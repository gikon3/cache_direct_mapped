==> flow/design.v <==
module cache_ahb_ctrl_conf (
    input   logic           i_hclk,
    input   logic           i_hnreset,
    input   logic           i_hsel,
    input   logic   [31:0]  i_haddr,
    input   logic           i_hwrite,
    input   logic   [ 2:0]  i_hsize,
    input   logic   [ 2:0]  i_hburst,
    input   logic   [ 3:0]  i_hprot,
    input   logic   [ 1:0]  i_htrans,
    input   logic   [ 3:0]  i_hmaster,
    input   logic           i_hready,
    input   logic   [31:0]  i_hwdata,
    output  logic           o_hready,
    output  logic           o_hresp,
    output  logic   [31:0]  o_hrdata,
    input   logic   [3:0]   i_hprot_mem,
    output  logic           o_bypass,
    output  logic           o_cache_dis
    );
    enum logic [1:0] {IDLE, WRITE, READ} state_list;
    logic   [31:0]  haddr;
    logic   [2:0]   hsize;
    logic           hsize_b;
    logic           hsize_hw;
    logic           hsize_w;
    logic           hsize_b0;
    logic           hsize_b1;
    logic           hsize_b2;
    logic           hsize_b3;
    logic           hsize_hw0;
    logic           hsize_hw1;
    logic           hsize_w0;
    logic           htrans1;
    logic   [ 1:0]  current_state;
    logic   [ 1:0]  next_state;
    logic           state_write;
    logic           state_read;
    logic           sel_cr_ctrl;
    logic           sel_cr_stat;
    logic           wr_cr_ctrl;
    logic           rd_cr_ctrl;
    logic           wr_cr_stat;
    logic           rd_cr_stat;
    logic   [31:0]  cr_ctrl;
    logic   [31:0]  cr_stat;
    assign request = o_hready & i_hsel & i_htrans[1] & i_hready;
    always_ff @(posedge i_hclk, negedge i_hnreset)
        if (!i_hnreset) haddr <= 32'd0;
        else if (request) haddr <= i_haddr;
    always_ff @(posedge i_hclk, negedge i_hnreset)
        if (!i_hnreset) hsize <= 3'd0;
        else if (request) hsize <= i_hsize;
    assign hsize_b = hsize == 3'h0;
    assign hsize_hw = hsize == 3'h1;
    assign hsize_w = hsize == 3'h2;
    assign hsize_b0 = hsize_b && haddr[1:0] == 2'h0;
    assign hsize_b1 = hsize_b && haddr[1:0] == 2'h1;
    assign hsize_b2 = hsize_b && haddr[1:0] == 2'h2;
    assign hsize_b3 = hsize_b && haddr[1:0] == 2'h3;
    assign hsize_hw0 = hsize_hw && haddr[1:0] == 2'h0;
    assign hsize_hw1 = hsize_hw && haddr[1:0] == 2'h2;
    assign hsize_w0 = hsize_w && haddr[1:0] == 2'h0;
    always_ff @(posedge i_hclk, negedge i_hnreset)
        if (!i_hnreset) htrans1 <= 1'b0;
        else if (request) htrans1 <= i_htrans[1];
    assign state_write = current_state == WRITE;
    assign state_read = current_state == READ;
    always_ff @(posedge i_hclk, negedge i_hnreset)
        if (!i_hnreset) current_state <= IDLE;
        else current_state <= next_state;
    always_comb
        case (current_state)
            IDLE:
                case ({i_hsel, i_hwrite})
                    2'b10:
                        next_state = READ;
                    2'b11:
                        next_state = WRITE;
                    default:
                        next_state = IDLE;
                endcase
            WRITE:
                next_state = IDLE;
            READ:
                next_state = IDLE;
            default:
                next_state = IDLE;
        endcase
    assign sel_cr_ctrl = haddr[4:2] == 3'h0;
    assign sel_cr_stat = haddr[4:2] == 3'h1;
    assign wr_cr_ctrl = htrans1 && state_write && sel_cr_ctrl;
    assign rd_cr_ctrl = htrans1 && state_read && sel_cr_ctrl;
    assign wr_cr_stat = htrans1 && state_write && sel_cr_stat;
    assign rd_cr_stat = htrans1 && state_read && sel_cr_stat;
    always_ff @(posedge i_hclk, negedge i_hnreset)
        if (!i_hnreset) cr_ctrl <= 'd0;
        else if (wr_cr_ctrl && hsize_b0) cr_ctrl[7:0] <= i_hwdata[7:0];
        else if (wr_cr_ctrl && hsize_b1) cr_ctrl[15:8] <= i_hwdata[15:8];
        else if (wr_cr_ctrl && hsize_b2) cr_ctrl[23:16] <= i_hwdata[23:16];
        else if (wr_cr_ctrl && hsize_b3) cr_ctrl[31:24] <= i_hwdata[31:24];
        else if (wr_cr_ctrl && hsize_hw0) cr_ctrl[15:0] <= i_hwdata[15:0];
        else if (wr_cr_ctrl && hsize_hw1) cr_ctrl[31:16] <= i_hwdata[31:16];
        else if (wr_cr_ctrl && hsize_w0) cr_ctrl[31:0] <= i_hwdata[31:0];
    always_ff @(posedge i_hclk, negedge i_hnreset)
        if (!i_hnreset) cr_stat <= 'd0;
        else if (wr_cr_stat && hsize_b0) cr_stat[7:0] <= i_hwdata[7:0];
        else if (wr_cr_stat && hsize_b1) cr_stat[15:8] <= i_hwdata[15:8];
        else if (wr_cr_stat && hsize_b2) cr_stat[23:16] <= i_hwdata[23:16];
        else if (wr_cr_stat && hsize_b3) cr_stat[31:24] <= i_hwdata[31:24];
        else if (wr_cr_stat && hsize_hw0) cr_stat[15:0] <= i_hwdata[15:0];
        else if (wr_cr_stat && hsize_hw1) cr_stat[31:16] <= i_hwdata[31:16];
        else if (wr_cr_stat && hsize_w0) cr_stat[31:0] <= i_hwdata[31:0];
    always_comb
        case ({rd_cr_ctrl, rd_cr_stat})
            2'b01:
                o_hrdata = cr_stat;
            2'b10:
                o_hrdata = cr_ctrl;
            default:
                o_hrdata = 32'd0;
        endcase
    assign o_hready = 1'b1;
    assign o_hresp = 1'b0;
    assign o_bypass = !cr_ctrl[20];
    assign o_cache_dis = cr_ctrl[21] & i_hprot_mem[0];
endmodule
# Tool chain data of cache_ahb_ctrl_conf
# The steps from the RTL of cache_ahb_ctrl_conf to its reports follow in flow order.
# Lines are those of the file above, counted from 1.
# Operators carry their Yosys type and port widths (W data, S select, Z words).
# Library cell names are shortened.
# A cell with -- has no value.
# inputs
design	cache_ahb_ctrl_conf
clock_port	i_hclk
lib	sky130hd
pvt_corner	tt_025C_1v80

# After elaboration
# Source: Yosys, flattened and elaborated, memories not mapped. Widths are those after wreduce. Registers that Yosys merges into a memory's read port (data or address) are not register bits. Print and check cells do not count. Equal cells are merged and count once.
# bits
input_bits	89
reg_bits	75
word_cells	148
# op_classes
n_logic	9
n_eq	32
reduce_logical	48
muxes	47
# ops
operator	n
$mux W8	44
$pmux W32 S2	1
$reduce_and A5 Y1	8
$ne A2 B2 Y1 const B	16
$logic_and A1 B1 Y1	27
$reduce_bool A3 Y1	8
$eq A2 B2 Y1 const B	6
$ne A3 B3 Y1 const B	4
$not A1 Y1	6
$eq A2 B1 Y1 const B	3
$eq A3 B1 Y1 const B	2
$logic_not A3 Y1	2
$logic_not A2 Y1	2
$pmux W2 S2	1
$and A1 B1 Y1	3
$eq A3 B2 Y1 const B	1
$mux W2	1
$logic_not A1 Y1	1

# Depth
# Depth = most cells in a row (Yosys ltp): at word level without a register or memory, in the mapped netlist without a sequential cell, where the memories' decode and read muxes count.
# depth
ltp_word	11
ABC_AREA	0
mapped_depth	8
ltp_nobuf	7

# After synthesis
# Source: synth_stat.txt of the flow (Yosys; design flattened, memories mapped). It holds for the ABC_AREA given above (unset counts as 0); a run with the other value may have another netlist.
# Totals and module areas in this step are rounded.
# by_type
cell_type	n	area_total_um2
dfrtp_1	75	1876.8
mux2_2	72	810.778
a22oi_1	32	240.23
nor2_1	36	135.13
clkbuf_1	9	33.782
nor3_4	2	32.531
a2111oi_4	1	27.526
dfstp_2	1	26.275
ha_1	2	25.024
buf_4	3	22.522
nor3_2	2	20.019
buf_2	3	15.014
nand2_1	4	15.014
nor3b_1	2	15.014
and3_1	2	12.512
and4bb_2	1	12.512
nand2b_1	2	12.512
nor2_2	2	12.512
# Other cell types: 14; their cells: 18.
# mapped
n_buf	17
cells	269
ff_cells	76
seqArea_um2	1900
yosys_area_um2	3500

# Path before layout
# Source: OpenSTA report_checks on the synthesized netlist (no wires, ideal clock, input and output delay 20% of the period each), path of least setup slack; recovery checks are left aside. Register names are those of the netlist, which keeps one name where synthesis merged equal registers.
# synth_timing
path_type	register to output
startpoint	register haddr[4]
endpoint	output o_hrdata[20]
output_delay_ns	0.500
path_stages	9
required_ns	2.000
t_first_pin_ns	0.000
period_ns	2.5
slack_ns	0.244
delay_ns	1.756
path_buffers	1
t_arrival_ns	1.756
synth_period_reached_ns	2.256
# "delay_ns" is the arrival time less input delay plus setup time.
# At an output port there is no setup time.
# "path_stages" counts driving pins, that of a launching flip-flop among them; a cell with two outputs on the path counts twice.
# "synth_period_reached_ns" = period - worst setup slack (recovery checks aside). The figure is calculated, with input and output delays left at 20% of the set period.
# The rows between start and end are the longest chain of elaborated cells between them; the timing report does not say that the signal goes this way. Where chains are equally long, one stands for them.
# A line is the first line of the expression or statement that the cell stems from. Yosys adds cells for indexed reads and writes and turns some case tables into memories.
# synth_between
path_cell_list	dfrtp_1 > nor3b_1 > nand2_1 > or2_2 > inv_1 > ha_1 > clkbuf_1 > a22oi_1 > nor2_1
elab_chain_cells	4
cone_cells	7
lines_between	5
cone_classes	3 x eq/ne; 1 x mux; 3 x reduce/logical
# synth_lines
item	line	source
start: assignment	49	if (!i_hnreset) haddr <= 32'd0;
start: assignment	50	else if (request) haddr <= i_haddr;
$eq A3 B1 Y1	91	assign sel_cr_stat = haddr[4:2] == 3'h1;
$logic_and A1 B1 Y1	95	assign rd_cr_stat = htrans1 && state_read && sel_cr_stat;
$eq A2 B2 Y1	115	case ({rd_cr_ctrl, rd_cr_stat})
$pmux W32 S2	115
end: declaration	16	output  logic   [31:0]  o_hrdata,

# Path in the finished layout
# From the final timing report of run A: the path of least setup slack in the routed layout; clock arrival at registers is part of the times.
# layout_timing
path_type	register to output
startpoint	register haddr[3]
endpoint	output o_hrdata[14]
slack_ns	-0.83
period_ns	1.54
output_delay_ns	0.31
t_arrival_ns	2.06
required_ns	1.23
path_stages	11
path_buffers	3
t_first_pin_ns	0.34
# The rows between start and end are the longest chain of elaborated cells between them; the timing report does not say that the signal goes this way. Where chains are equally long, one stands for them.
# layout_between
path_cell_list	dfrtp_1 > nor3b_2 > nand2_1 > or2_4 > inv_2 > ha_4 > buf_12 > buf_12 > a22oi_2 > nor2_2 > buf_2
elab_chain_cells	4
cone_cells	7
lines_between	5
cone_classes	3 x eq/ne; 1 x mux; 3 x reduce/logical
# layout_lines
item	line	source
start: assignment	49	if (!i_hnreset) haddr <= 32'd0;
start: assignment	50	else if (request) haddr <= i_haddr;
$eq A3 B1 Y1	91	assign sel_cr_stat = haddr[4:2] == 3'h1;
$logic_and A1 B1 Y1	95	assign rd_cr_stat = htrans1 && state_read && sel_cr_stat;
$eq A2 B2 Y1	115	case ({rd_cr_ctrl, rd_cr_stat})
$pmux W32 S2	115
end: declaration	16	output  logic   [31:0]  o_hrdata,

# Stored flow runs of cache_ahb_ctrl_conf (2 of them; Yosys, OpenROAD, sky130hd). They differ in their settings and are not a sequence. Constraints: input delay and output delay 20% of the set period each, output load 0.01 pF.
# "power_uw" is the tool's figure for a default switching activity; nothing was simulated.
# Values from the reports are rounded here.
# Among the settings, . means not set for that run.
run	period_ns	CORE_UTILIZATION	SETUP_SLACK_MARGIN	PLACE_DENSITY_LB_ADDON	ABC_AREA	MIN_ROUTING_LAYER	MAX_ROUTING_LAYER	CAP_MARGIN	CORE_MARGIN	SLEW_MARGIN	PLACE_DENSITY	CORE_ASPECT_RATIO	GPL_ROUTABILITY_DRIVEN	CTS_CLUSTER_SIZE	CTS_CLUSTER_DIAMETER	ws_setup_ns	utilization_pct	power_uw	design.die.area_um2	yosys_chip_area_um2
run A	1.54	43	-0.09	0.03	0	met1	met4	20	2	20	.	.	.	.	.	-0.83	71	5500	8800	3500
run B	3.46	61	.	.	.	met2	met4	10	2	20	0.38	1.71	1	58	355	0.11	83	2100	6300	3500
